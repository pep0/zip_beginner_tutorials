==> flow/design.v <==
`default_nettype none
module	top(
	input wire CLK, 
	input wire BTN_N,
	input wire RX,
	output wire TX);
	parameter	CLOCK_RATE_HZ = 12_000_000; 
	parameter	BAUD_RATE = 9_600;  
	parameter	CLOCKS_PER_BAUD = (CLOCK_RATE_HZ/BAUD_RATE); 
	reg tx_stb;
	reg [7:0]tx_data;
	wire tx_busy;
	txuart #(CLOCKS_PER_BAUD[23:0])
		transmitter(CLK, tx_stb, tx_data, TX, tx_busy);
	wire o_wr;
	wire [7:0]o_data; 
	rxuart receiver(CLK, RX, o_wr, o_data);
	initial tx_stb =1'b0;
	always @(posedge CLK)
	if(o_wr)
	begin
		tx_stb <= 1'b1;
		tx_data <= o_data;
	end else if (!tx_busy)
		tx_stb <= 1'b0;
endmodule
`default_nettype	none
module rxuart(i_clk, i_uart_rx, o_wr, o_data);
	parameter  [15:0]	CLOCKS_PER_BAUD = 868;
	localparam	[3:0]	IDLE      = 4'h0;
	localparam	[3:0]	BIT_ZERO  = 4'h1;
	localparam	[3:0]	STOP_BIT  = 4'h9;
	input	wire		i_clk;
	input	wire		i_uart_rx;
	output	reg		o_wr;
	output	reg	[7:0]	o_data;
	reg	[3:0]		state;
	reg	[15:0]		baud_counter;
	reg			zero_baud_counter;
	reg		ck_uart;
	reg		q_uart;
	initial	{ ck_uart, q_uart } = -1;
	always @(posedge i_clk)
		{ ck_uart, q_uart } <= { q_uart, i_uart_rx };
	initial	state = IDLE;
	initial	baud_counter = 0;
	always @(posedge i_clk)
	if (state == IDLE)
	begin
		state <= IDLE;
		baud_counter <= 0;
		if (!ck_uart)
		begin
			state <= BIT_ZERO;
			baud_counter <= CLOCKS_PER_BAUD+CLOCKS_PER_BAUD/2-1'b1;
		end
	end else if (zero_baud_counter)
	begin
		state <= state + 1;
		baud_counter <= CLOCKS_PER_BAUD-1'b1;
		if (state == STOP_BIT)
		begin
			state <= IDLE;
			baud_counter <= 0;
		end
	end else
		baud_counter <= baud_counter - 1'b1;
	always @(*)
		zero_baud_counter = (baud_counter == 0);
	always @(posedge i_clk)
	if ((zero_baud_counter)&&(state != STOP_BIT))
		o_data <= { ck_uart, o_data[7:1] };
	initial	o_wr = 1'b0;
	always @(posedge i_clk)
		o_wr <= ((zero_baud_counter)&&(state == STOP_BIT));
endmodule
`default_nettype	none
module txuart(i_clk, i_wr, i_data, o_uart_tx, o_busy);
	parameter	[15:0]	CLOCKS_PER_BAUD = 16'd868;
	input	wire		i_clk;
	input	wire		i_wr;
	input	wire	[7:0]	i_data;
	output	wire		o_uart_tx;
	output	reg		o_busy;
	localparam [3:0] START	= 4'h0,
		BIT_ZERO	= 4'h1,
		BIT_ONE		= 4'h2,
		BIT_TWO		= 4'h3,
		BIT_THREE	= 4'h4,
		BIT_FOUR	= 4'h5,
		BIT_FIVE	= 4'h6,
		BIT_SIX		= 4'h7,
		BIT_SEVEN	= 4'h8,
		LAST		= 4'h8,
		IDLE		= 4'hf;
	reg	[15:0]	counter;
	reg	[3:0]	state;
	reg	[8:0]	lcl_data;
	reg		baud_stb;
	initial	o_busy = 1'b0;
	initial	state  = IDLE;
	always @(posedge i_clk)
	if ((i_wr)&&(!o_busy))
		{ o_busy, state } <= { 1'b1, START };
	else if (baud_stb)
	begin
		if (state == IDLE)  
			{ o_busy, state } <= { 1'b0, IDLE };
		else if (state < LAST) begin
			o_busy <= 1'b1;
			state <= state + 1'b1;
		end else  
			{ o_busy, state } <= { 1'b1, IDLE };
	end
	initial	lcl_data = 9'h1ff;
	always @(posedge i_clk)
	if ((i_wr)&&(!o_busy))
		lcl_data <= { i_data, 1'b0 };
	else if (baud_stb)
		lcl_data <= { 1'b1, lcl_data[8:1] };
	assign	o_uart_tx = lcl_data[0];
	initial	baud_stb = 1'b1;
	initial	counter = 0;
	always @(posedge i_clk)
	if ((i_wr)&&(!o_busy))
	begin
		counter  <= CLOCKS_PER_BAUD - 1'b1;
		baud_stb <= 1'b0;
	end else if (!baud_stb)
	begin
		baud_stb <= (counter == 1);
		counter  <= counter - 1'b1;
	end else if (state != IDLE)
	begin
		counter <= CLOCKS_PER_BAUD - 1;
		baud_stb <= 1'b0;
	end
endmodule
======== From RTL to reports: top ========
What the tools print for top, step after step.
Lines are those of the file above, counted from 1.
Cell names lack the library's common part.
A cell with n/a has no value.
set-up
  top ..................................... top
  clock port .............................. CLK
  cell library ............................ sky130hd
  corner .................................. tt_025C_1v80

======== Elaborated design ========
Counts by Yosys on the flattened word-level netlist (proc, flatten, opt, wreduce; memories kept). Register bits leave out memories and registers merged into their read ports (data or address). Print and check cells are left out. Cells with the same type and inputs are merged into one.
storage and ports
  bits of input ports ..................... 3
  bits in writable memories ............... 0
  memories kept ........................... 0
  latch bits .............................. 0
  word width x clocked read ports ......... 0
  output and inout bits ................... 1
  ROM bits ................................ 0
  register bits after elaboration ......... 71
cells by class
  bitwise gates (word level) .............. 0
  add/subtract/negate cells ............... 4
  $mul .................................... 0
  multiplexer cells ....................... 17
  divide/modulo/power cells ............... 0
  $lt $le $gt $ge ......................... 1
  shifts and indexed selects .............. 0
  reduce/logical cells .................... 8
  equality and inequality tests ........... 6
operators with widths
  operator                                     count
  two-way mux 16 bit                           4
  subtractor 16 x 1 -> 16 bit with constant B  2
  two-way mux 4 bit                            5
  two-way mux 9 bit                            2
  == test 16 x 1 -> 1 bit with constant B      1
  zero test 16 bit                             1
  two-way mux 11 bit                           1
  two-way mux 10 bit                           1
  adder 4 x 1 -> 4 bit with constant B         2
  == test 4 bit with constant B                2
  inequality test 4 bit with constant B        2
  nonzero test 2 bit                           2
  < comparator 4 bit with constant B           1
  zero test 4 bit                              1
  two-way mux 1 bit                            4
  logical AND 1 bit                            3
  inequality test 2 bit with constant B        1
  zero test 1 bit                              1

======== Logic depth ========
Yosys ltp: most cells in a row. Word level: on the elaborated netlist, between registers, memories and ports. Mapped: between sequential cells and ports; inverters and the memories' decode and read muxes count.
depth
  depth in word-level cells ............... 4
  ABC_AREA ................................ 0
  depth in mapped cells ................... 7
  gate-level depth less buffers ........... 6

======== Mapped cells and area ========
Source: synth_stat.txt of the flow (Yosys; design flattened, memories mapped). It holds for the ABC_AREA given above (unset counts as 0); a run with the other value may have another netlist.
The area totals of this step are shown rounded.
cell types
  cell      count  total area (um^2)
  dfxtp_1   43     860.826
  edfxtp_1  28     840.806
  nand2_1   32     120.115
  nand3_1   17     85.082
  a21oi_1   15     75.072
  nor2_1    19     71.318
  xnor2_1   8      70.067
  o21ai_0   13     65.062
  xor2_1    7      61.309
  ha_1      4      50.048
  nand2b_1  8      50.048
  nor4_4    2      42.541
  mux2i_1   4      40.038
  nor3_1    8      40.038
  nor4_1    6      37.536
  nand4_1   5      31.28
  or3_1     5      31.28
  or4_1     4      30.029
Not listed: further types 28, cells in them 54.
synthesis totals
  mapped area ............................. 0.003 mm^2
  cells in the netlist .................... 282
  buffer cells ............................ 9
  flip-flop cells ......................... 71
By module: a second synthesis without flattening, with its own total; a netlist apart from the flattened one above.
second synthesis, totals
  cells (unflattened synthesis) ........... 281
  area total of the unflattened synthesis .. 0.003 mm^2
Rows give one instance, submodules left out.
modules
  module                          seq. area (mm^2)  area (mm^2)  times used  cells
  txuart #(CLOCKS_PER_BAUD=1250)  0.0007            0.0014       1           156
  rxuart                          0.00074           0.0013       1           115
  top                             0.00026           0.00027      1           10

======== Path before layout ========
Path of least setup slack by OpenSTA after synthesis, without wires, with an ideal clock, recovery checks aside; 20% of the period is set as input and as output delay. Where synthesis merged equal registers, the netlist keeps one of their names.
timing post-synthesis
  path kind ............................... register to register
  start ................................... register receiver.baud_counter[0]
  end ..................................... register receiver.o_data[0]
  path slack .............................. 375 ps
  library setup time ...................... 373 ps
  data arrival time ....................... 1942 ps
  path buffers ............................ 0
  stages .................................. 7
  clock period ............................ 2690 ps
  path delay .............................. 2315 ps
  synthesis period reached ................ 2315 ps
"path delay" is the arrival time less input delay plus setup time.
"stages" counts driving pins, that of a launching flip-flop among them; a cell with two outputs on the path counts twice.
"synthesis period reached" is the clock period less the worst setup slack; recovery checks do not enter. This is arithmetic on one report: input and output delays are still those of the set period (20% each).
Between the ends stands the longest chain of elaborated cells between them, by number of cells; it is not shown to be the way that was timed. Of several equally long chains one is given.
A line is the first line of the expression or statement that the cell stems from. Yosys adds cells for indexed reads and writes and turns some case tables into memories.
At most two assigning lines are given for a register; there are more.
on the way, post-synthesis
  cells stage by stage .................... dfxtp_1 -> inv_1 -> ha_1 -> nand2b_1 -> or3_1 -> or4_4 -> nor2b_1
  length of the longest elaborated chain .. 2
  elaborated cells between the ends (all ways) .. 2
  RTL lines with such cells ............... 2
  those cells by class .................... reduce/logical: 2
ends and longest elaborated chain, post-synthesis
  item               line  text
  start, declared    38    reg [15:0] baud_counter;
  start, assigned    55    baud_counter <= CLOCKS_PER_BAUD+CLOCKS_PER_BAUD/2-1'b1;
  start, assigned    60    baud_counter <= CLOCKS_PER_BAUD-1'b1;
  zero test 16 bit   69    zero_baud_counter = (baud_counter == 0);
  logical AND 1 bit  71    if ((zero_baud_counter)&&(state != STOP_BIT))
  end, assigned      72    o_data <= { ck_uart, o_data[7:1] };
  end, declared      36    output reg [7:0] o_data;

======== Timing after layout ========
From the final timing report of record 1: the path of least setup slack in the routed layout; clock arrival at registers is part of the times.
The path's times are printed in steps of 10 ps; the period is the one set.
timing post-layout
  path kind ............................... register to register
  start ................................... register receiver.baud_counter[0]
  end ..................................... register receiver.o_data[6]
  path slack .............................. 380 ps
  clock period ............................ 2730 ps
  stages .................................. 8
  path buffers ............................ 1
  data arrival time ....................... 2400 ps
  library setup time ...................... 290 ps
Between the ends stands the longest chain of elaborated cells between them, by number of cells; it is not shown to be the way that was timed. Of several equally long chains one is given.
At most two assigning lines are given for a register; there are more.
on the way, post-layout
  cells stage by stage .................... dfxtp_1 -> inv_1 -> ha_1 -> nand2b_1 -> or3_1 -> or4_4 -> nor2b_1 -> buf_4
  length of the longest elaborated chain .. 2
  elaborated cells between the ends (all ways) .. 2
  RTL lines with such cells ............... 2
  those cells by class .................... reduce/logical: 2
ends and longest elaborated chain, post-layout
  item               line  text
  start, declared    38    reg [15:0] baud_counter;
  start, assigned    55    baud_counter <= CLOCKS_PER_BAUD+CLOCKS_PER_BAUD/2-1'b1;
  start, assigned    60    baud_counter <= CLOCKS_PER_BAUD-1'b1;
  zero test 16 bit   69    zero_baud_counter = (baud_counter == 0);
  logical AND 1 bit  71    if ((zero_baud_counter)&&(state != STOP_BIT))
  end, assigned      72    o_data <= { ck_uart, o_data[7:1] };
  end, declared      36    output reg [7:0] o_data;

Wiki page: top / flow data

Design top on sky130hd. What follows are 2 stored runs of the flow, each under its own settings; their order means nothing. The constraints put input and output delay at 20% of the set period each and load the outputs with 0.01 pF.
"achieved period": clock period set for the run, less the worst setup slack. It is reckoned from that one timing run; input and output delays stay at 20% of the period that was set.
"worst path time" means the part of the period allowed to the worst setup path (the constraints hold back 20% at inputs and 20% at outputs) less its slack; where the path has registers, the arrival times of their clocks count too.
"total design power" is the tool's figure for a default switching activity; nothing was simulated.
"worst path time" is known to 10 ps.
Results are given in rounded form.

---- record 1 ----
settings
  period_ns = 2.73
  CORE_UTILIZATION = 43
  PLACE_DENSITY_LB_ADDON = 0.28
  CORE_ASPECT_RATIO = 0.92
  CORE_MARGIN = 3
  CELL_PAD_IN_SITES_GLOBAL_PLACEMENT = 3
  CELL_PAD_IN_SITES_DETAIL_PLACEMENT = 2
  ABC_AREA = 0
  GPL_TIMING_DRIVEN = 1
  GPL_ROUTABILITY_DRIVEN = 1
  CTS_CLUSTER_SIZE = 47
  CTS_CLUSTER_DIAMETER = 242
  MIN_ROUTING_LAYER = met2
  MAX_ROUTING_LAYER = met5
  CAP_MARGIN = 20
  SLEW_MARGIN = 20
results
  worst setup slack after layout .......... 380 ps
  worst hold slack ........................ 330 ps
  total negative setup slack .............. 0 ps
  worst path time ......................... 2350 ps
  class of the worst setup path ........... register to register
  area of the die ......................... 0.0079 mm^2
  standard-cell area after layout ......... 0.0033 mm^2
  total design power ...................... 2.6 mW
  achieved period ......................... 2348 ps
  post-layout utilization ................. 50 %
  area of the synthesized netlist ......... 0.003 mm^2

---- record 2 ----
settings
  period_ns = 4.21
  CORE_UTILIZATION = 58
  SETUP_SLACK_MARGIN = 0.58
  PLACE_DENSITY_LB_ADDON = 0.22
  CORE_MARGIN = 7
  CELL_PAD_IN_SITES_GLOBAL_PLACEMENT = 0
  CELL_PAD_IN_SITES_DETAIL_PLACEMENT = 0
  TNS_END_PERCENT = 70
  GPL_TIMING_DRIVEN = 1
  GPL_ROUTABILITY_DRIVEN = 1
  CTS_CLUSTER_SIZE = 97
  CAP_MARGIN = 30
  MIN_ROUTING_LAYER = met1
  MAX_ROUTING_LAYER = met4
  SLEW_MARGIN = 20
results
  worst path time ......................... 2560 ps
  class of the worst setup path ........... register to register
  worst setup slack after layout .......... 1600 ps
  total negative setup slack .............. 0 ps
  post-layout utilization ................. 68 %
  total design power ...................... 1.7 mW
  area of the die ......................... 0.0073 mm^2
  standard-cell area after layout ......... 0.0033 mm^2
  achieved period ......................... 2562 ps
  area of the synthesized netlist ......... 0.003 mm^2
  worst hold slack ........................ 340 ps
